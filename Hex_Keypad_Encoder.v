==> flow/design.v <==
`timescale 1ns / 1ps
module Hex_Keypad_Grayhill_072(
    input  [3:0] Row,        
    input        S_Row,       
    input        clock,       
    input        reset,       
    output reg [3:0] Code,    
    output       Valid,       
    output reg [3:0] Col      
);
    reg [5:0] state, next_state;
    parameter S_0 = 6'b000001,  
              S_1 = 6'b000010,  
              S_2 = 6'b000100,  
              S_3 = 6'b001000,  
              S_4 = 6'b010000,  
              S_5 = 6'b100000;  
    assign Valid = ((state == S_1) || (state == S_2) || (state == S_3) || (state == S_4)) && Row;
    always @ (Row or Col)
        case ({Row, Col})
            8'b0001_0001: Code = 0; 8'b0001_0010: Code = 1;
            8'b0001_0100: Code = 2; 8'b0001_1000: Code = 3;
            8'b0010_0001: Code = 4; 8'b0010_0010: Code = 5;
            8'b0010_0100: Code = 6; 8'b0010_1000: Code = 7;
            8'b0100_0001: Code = 8; 8'b0100_0010: Code = 9;
            8'b0100_0100: Code = 10;  
            8'b0100_1000: Code = 11;  
            8'b1000_0001: Code = 12;  
            8'b1000_0010: Code = 13;  
            8'b1000_0100: Code = 14;  
            8'b1000_1000: Code = 15;  
            default:       Code = 0;   
        endcase
    always @(posedge clock or posedge reset)
        if (reset)
            state <= S_0;
        else
            state <= next_state;
    always @(state or S_Row or Row) begin
        next_state = state;   
        Col = 0;              
        case (state)
            S_0: begin
                Col = 4'b1111;
                if (S_Row) next_state = S_1;
            end
            S_1: begin
                Col = 4'b0001;
                if (Row) next_state = S_5; else next_state = S_2;
            end
            S_2: begin
                Col = 4'b0010;
                if (Row) next_state = S_5; else next_state = S_3;
            end
            S_3: begin
                Col = 4'b0100;
                if (Row) next_state = S_5; else next_state = S_4;
            end
            S_4: begin
                Col = 4'b1000;
                if (Row) next_state = S_5; else next_state = S_0;
            end
            S_5: begin
                Col = 4'b1111;
                if (Row == 0) next_state = S_0;
            end
        endcase
    end
endmodule
From RTL to reports: Hex_Keypad_Grayhill_072

The steps from the RTL of Hex_Keypad_Grayhill_072 to its reports follow in flow order.
Line numbers count from 1 in the design file above.
A cell with -- has no value.

Top module: Hex_Keypad_Grayhill_072
Clock input: clock
Library: sky130hd
Timing corner: tt_025C_1v80

Word-level counts

Source: Yosys, flattened and elaborated, memories not mapped. Widths are those after wreduce. Registers that Yosys merges into a memory's read port (data or address) are not register bits. Print and check cells do not count. Equal cells are merged and count once.

Bits in registers: 6
Input port bits: 7
Output and inout port bits: 9
Elaborated cells: 42

Equality and inequality tests: 23
Multiplexer cells: 9
Reductions and logical operators: 9

Operators by type and width:

| operator                                                         | count |
| 4-bit case mux with 15-bit select                                | 1 |
| 6-bit case mux with 6-bit select                                 | 1 |
| 6-bit two-way mux                                                | 6 |
| 8-bit by 6-bit == test with 1-bit output (second input constant) | 4 |
| 8-bit by 7-bit == test with 1-bit output (second input constant) | 4 |
| 8-bit == test (second input constant)                            | 4 |
| 8-bit by 5-bit == test with 1-bit output (second input constant) | 3 |
| 4-bit case mux with 5-bit select                                 | 1 |
| 6-bit by 1-bit == test with 1-bit output (second input constant) | 1 |
| 6-bit by 2-bit == test with 1-bit output (second input constant) | 1 |
| 6-bit by 3-bit == test with 1-bit output (second input constant) | 1 |
| 6-bit by 4-bit == test with 1-bit output (second input constant) | 1 |
| 6-bit by 5-bit == test with 1-bit output (second input constant) | 1 |
| 6-bit == test (second input constant)                            | 1 |
| 6-bit nonzero test                                               | 1 |
| 1-bit by 4-bit logical AND with 1-bit output                     | 1 |
| 2-bit != test (second input constant)                            | 2 |
| 4-bit logical NOT                                                | 1 |
| 4-bit nonzero test                                               | 1 |
| 1-bit logical OR                                                 | 3 |
| 3-bit AND reduction                                              | 1 |
| 2-bit OR reduction                                               | 1 |

Depth

Longest topological path by Yosys (ltp), each cell counted once; first at word level (registers and memories cut), then after technology mapping (sequential cells cut; the memories' decode and read muxes count).

Depth after elaboration: 5
ABC_AREA: 0
Depth in mapped cells: 4
Mapped depth without buffers: 3

Netlist

The flow's flattened synthesis, as Yosys stat reports it; memories are mapped. The netlist is that of the ABC_AREA named above (0 if unset); the other value can give another one.
Totals and module areas in this step are rounded.

Cell types:

| type                      | count | total area (sq um) |
| sky130_fd_sc_hd__dfrtp_1  | 5     | 125.12 |
| sky130_fd_sc_hd__nor4b_1  | 4     | 35.034 |
| sky130_fd_sc_hd__dfstp_2  | 1     | 26.275 |
| sky130_fd_sc_hd__xnor2_1  | 3     | 26.275 |
| sky130_fd_sc_hd__and2_1   | 4     | 25.024 |
| sky130_fd_sc_hd__or3_1    | 4     | 25.024 |
| sky130_fd_sc_hd__nor4_1   | 3     | 18.768 |
| sky130_fd_sc_hd__xor2_1   | 2     | 17.517 |
| sky130_fd_sc_hd__a211oi_1 | 2     | 15.014 |
| sky130_fd_sc_hd__buf_2    | 3     | 15.014 |
| sky130_fd_sc_hd__nor2_1   | 4     | 15.014 |
| sky130_fd_sc_hd__or4_1    | 2     | 15.014 |
| sky130_fd_sc_hd__nor4_2   | 1     | 12.512 |
| sky130_fd_sc_hd__o21ai_0  | 2     | 10.01 |
| sky130_fd_sc_hd__inv_1    | 2     | 7.507 |
| sky130_fd_sc_hd__nor2b_1  | 1     | 6.256 |
| sky130_fd_sc_hd__nor3_1   | 1     | 5.005 |
| sky130_fd_sc_hd__nand2_1  | 1     | 3.754 |

Standard cells after synthesis: 45
Synthesis area: 400 sq um
Sequential area: 150 sq um
Flip-flops: 6
Buffer cells: 3

Path before layout

Path of least setup slack by OpenSTA after synthesis, without wires, with an ideal clock, recovery checks aside; 20% of the period is set as input and as output delay. Where synthesis merged equal registers, the netlist keeps one of their names.

Path type: input -> output
From: input Row[0]
To: output Code[0]
Clock period: 2.97 ns
External input delay: 0.594 ns
External output delay: 0.594 ns
Launch time at the first pin: 0.594 ns
Data arrival time: 1.377 ns
Data required time: 2.376 ns
Setup slack: 0.999 ns
Path delay: 0.783 ns
Stages: 3
Buffers on the path: 0
Period reached after synthesis: 1.971 ns

"path delay" = arrival - input delay + setup time.
At an output port there is no setup time.
"stages": output pins that drive a net of the path, with the launching flip-flop's if there is one; two outputs of one cell count as two.
"period reached after synthesis" = period - worst setup slack (recovery checks aside). The figure is calculated, with input and output delays left at 20% of the set period.
Between the ends stands the longest chain of elaborated cells between them, by number of cells; it is not shown to be the way that was timed. Of several equally long chains one is given.
A line is the first line of the expression or statement that the cell stems from. Yosys adds cells for indexed reads and writes and turns some case tables into memories.

Cell sequence: sky130_fd_sc_hd__nor4b_1 > sky130_fd_sc_hd__a211oi_1 > sky130_fd_sc_hd__nor4_1
Length of the longest elaborated chain: 2
Elaborated cells between the ends (all ways): 16
Source lines of those cells: 1
Those cells by class: eq/ne: 15; mux: 1

RTL lines, path post-synthesis:

| what                              | RTL line | RTL |
| from (decl)                       | 3        | `input  [3:0] Row,` |
| 8-bit == test                     | 20       | `case ({Row, Col})` |
| 4-bit case mux with 15-bit select | 20       |  |
| to (decl)                         | 7        | `output reg [3:0] Code,` |

Hand-over note for Hex_Keypad_Grayhill_072

module Hex_Keypad_Grayhill_072, platform sky130hd, 2 stored runs of the flow under differing settings, order arbitrary. Input and output delays are each 20% of the period that was set; the output load is 0.01 pF.
Settings: -- = not set for that run.

| setting or result                  | job 1 | job 2 |
| period_ns                          | 2.78  | 1.3   |
| CORE_UTILIZATION                   | 54    | 57    |
| SETUP_SLACK_MARGIN                 | -0.15 | 0.27  |
| PLACE_DENSITY                      | 0.49  | --    |
| CORE_MARGIN                        | 8     | 2     |
| CELL_PAD_IN_SITES_GLOBAL_PLACEMENT | 2     | 0     |
| CTS_CLUSTER_SIZE                   | 78    | --    |
| CAP_MARGIN                         | 15    | 20    |
| SLEW_MARGIN                        | 10    | 20    |
| PLACE_DENSITY_LB_ADDON             | --    | 0.19  |
| CELL_PAD_IN_SITES_DETAIL_PLACEMENT | --    | 0     |
| GPL_TIMING_DRIVEN                  | --    | 0     |

Job 1: did not finish, floorplanning stopped with PDN-0185
Job 2: did not finish, floorplanning stopped with PDN-0185

End of note.
